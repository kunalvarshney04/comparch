==> flow/design.v <==
`timescale 1ns / 1ps
module EXWB(
    input clk,
    input rst,
	 input regwrite,
	 input writesrc,
     input [7:0]add,
	 input [7:0]s,
	 input [2:0]write,
	 output reg [7:0]os,
	 output reg [7:0]outadd,
	 output reg [2:0]owrite,
	 output reg ow,
	 output reg osrc
    );
	 reg [7:0]regadd;
	 reg [2:0]writereg;
	 reg [7:0]regs;
	 reg regw;
	 reg regsrc;
	 always@* 
	 begin 
	 if(rst==1) begin  regadd = 0; writereg = 0; regs = 0; regw =0; regsrc =0;  end
	 else begin regadd = add; writereg = write; regs = s; regw = regwrite; regsrc = writesrc;   end
	 end
	 always@(posedge clk)
	 begin 
	 os = regs;
	 outadd = regadd;
	 owrite = writereg;
	 ow = regw;
	 osrc = regsrc;
	 end
endmodule
# Reports on EXWB
# What the tools print for EXWB, step after step.
# Line numbers count from 1 in the design file above.
# Cell names lack the library's common part.
# A cell with - has no value.
# setup
design	EXWB
clock_port	clk
cell_library	sky130hd
corner	tt_025C_1v80

# Word level
# Counts by Yosys on the flattened word-level netlist (proc, flatten, opt, wreduce; memories kept). Register bits leave out memories and registers merged into their read ports (data or address); mux counts leave out enables and synchronous resets folded into registers. Print and check cells are left out. Cells with the same type and inputs are merged into one.
# bits
ff_bits	21
inputBits	23
out_inout_bits	21
elab_cells	5

# Logic depth
# Yosys ltp: most cells in a row. Word level: on the elaborated netlist, between registers, memories and ports. Mapped: between sequential cells and ports; inverters and the memories' decode and read muxes count.
# logic_depth
ltp_word	0
abc_area	0
ltp_mapped	2
ltp_nobuf	1

# Netlist
# The flow's flattened synthesis, as Yosys stat reports it; memories are mapped. The netlist is that of the ABC_AREA named above (0 if unset); the other value can give another one.
# synth_totals
stdcells	44
yosys_area_mm2	0.0006243
seq_area_mm2	0.0004204
flip_flops	21
buf_cells	2
# by_type
cell	n	area_total_um2
dfxtp_1	21	420.403
nor2b_2	20	175.168
buf_6	2	22.522
nor2b_1	1	6.256

# Timing after synthesis
# Source: OpenSTA report_checks on the synthesized netlist (no wires, ideal clock, input and output delay 20% of the period each), path of least setup slack; recovery checks are left aside. Register names are those of the netlist, which keeps one name where synthesis merged equal registers.
# synth_timing
path_kind	reg2out
start	register os[0]
end	output os[0]
tclk_ns	0.51
output_delay_ns	0.102
launch_ns	0.000
arrival_time_ns	0.331
t_required_ns	0.408
path_slack_ns	0.077
path_delay_ns	0.331
path_stages	1
n_path_buf	0
period_less_setup_slack_ns	0.433
# "path_delay_ns" is the arrival time less input delay plus setup time.
# At an output port there is no setup time.
# "path_stages" counts driving pins, that of a launching flip-flop among them; a cell with two outputs on the path counts twice.
# "period_less_setup_slack_ns" = period - worst setup slack (recovery checks aside). The figure is calculated, with input and output delays left at 20% of the set period.
# synth_via
path_cell_list	dfxtp_1
elab_chain_len	0
cone_cells	0
lines_between	0
# synth_lines
item	line_no	source
start, declared	10	output reg [7:0]os,
start, assigned	28	os = regs;
end, declared	10

# Path in the finished layout
# Path of least setup slack in the final report of run B (OpenROAD, finished layout, wires in). Where an end is a register, its clock arrival counts in the times.
# layout_timing
path_kind	reg2out
start	register outadd[0]
end	output outadd[0]
tclk_ns	0.787
output_delay_ns	0.16
launch_ns	0.30
arrival_time_ns	0.75
t_required_ns	0.63
path_slack_ns	-0.12
path_stages	2
n_path_buf	1
# layout_via
path_cell_list	dfxtp_2 -> buf_6
elab_chain_len	0
cone_cells	0
lines_between	0
# layout_lines
item	line_no	source
start, declared	11	output reg [7:0]outadd,
start, assigned	29	outadd = regadd;
end, declared	11

# Record of 2 stored runs of the RTL-to-layout flow on EXWB, platform sky130hd. The runs are unordered. Constraints: input delay and output delay 20% of the set period each, output load 0.01 pF.
# "achievedPeriod_ns": clock period set for the run, less the worst setup slack. It is reckoned from that one timing run; input and output delays stay at 20% of the period that was set.
# "power_total_uw" rests on the timing tool's default activity at the inputs, not on a simulated workload.
# A setting shown as - is not set for that run.
# A result given as - is not shown for that run.
item,run A,run B
period_ns,0.502,0.787
CORE_UTILIZATION,65,42
CAP_MARGIN,20,20
CORE_MARGIN,2,2
SLEW_MARGIN,20,20
SETUP_SLACK_MARGIN,-,0.18
PLACE_DENSITY_LB_ADDON,-,0.19
ABC_AREA,-,0
GPL_ROUTABILITY_DRIVEN,-,0
MAX_ROUTING_LAYER,-,met5
finish.utilization_pct,-,78.2
timing.setup.tns_ns,-,-2.320
ys_area_mm2,-,0.0006243
power_total_uw,-,1944
total_die_area_mm2,-,0.0018109
ws_setup_ns,-,-0.118
achievedPeriod_ns,-,0.905
# Run A: no results, placement failed with GPL-0301
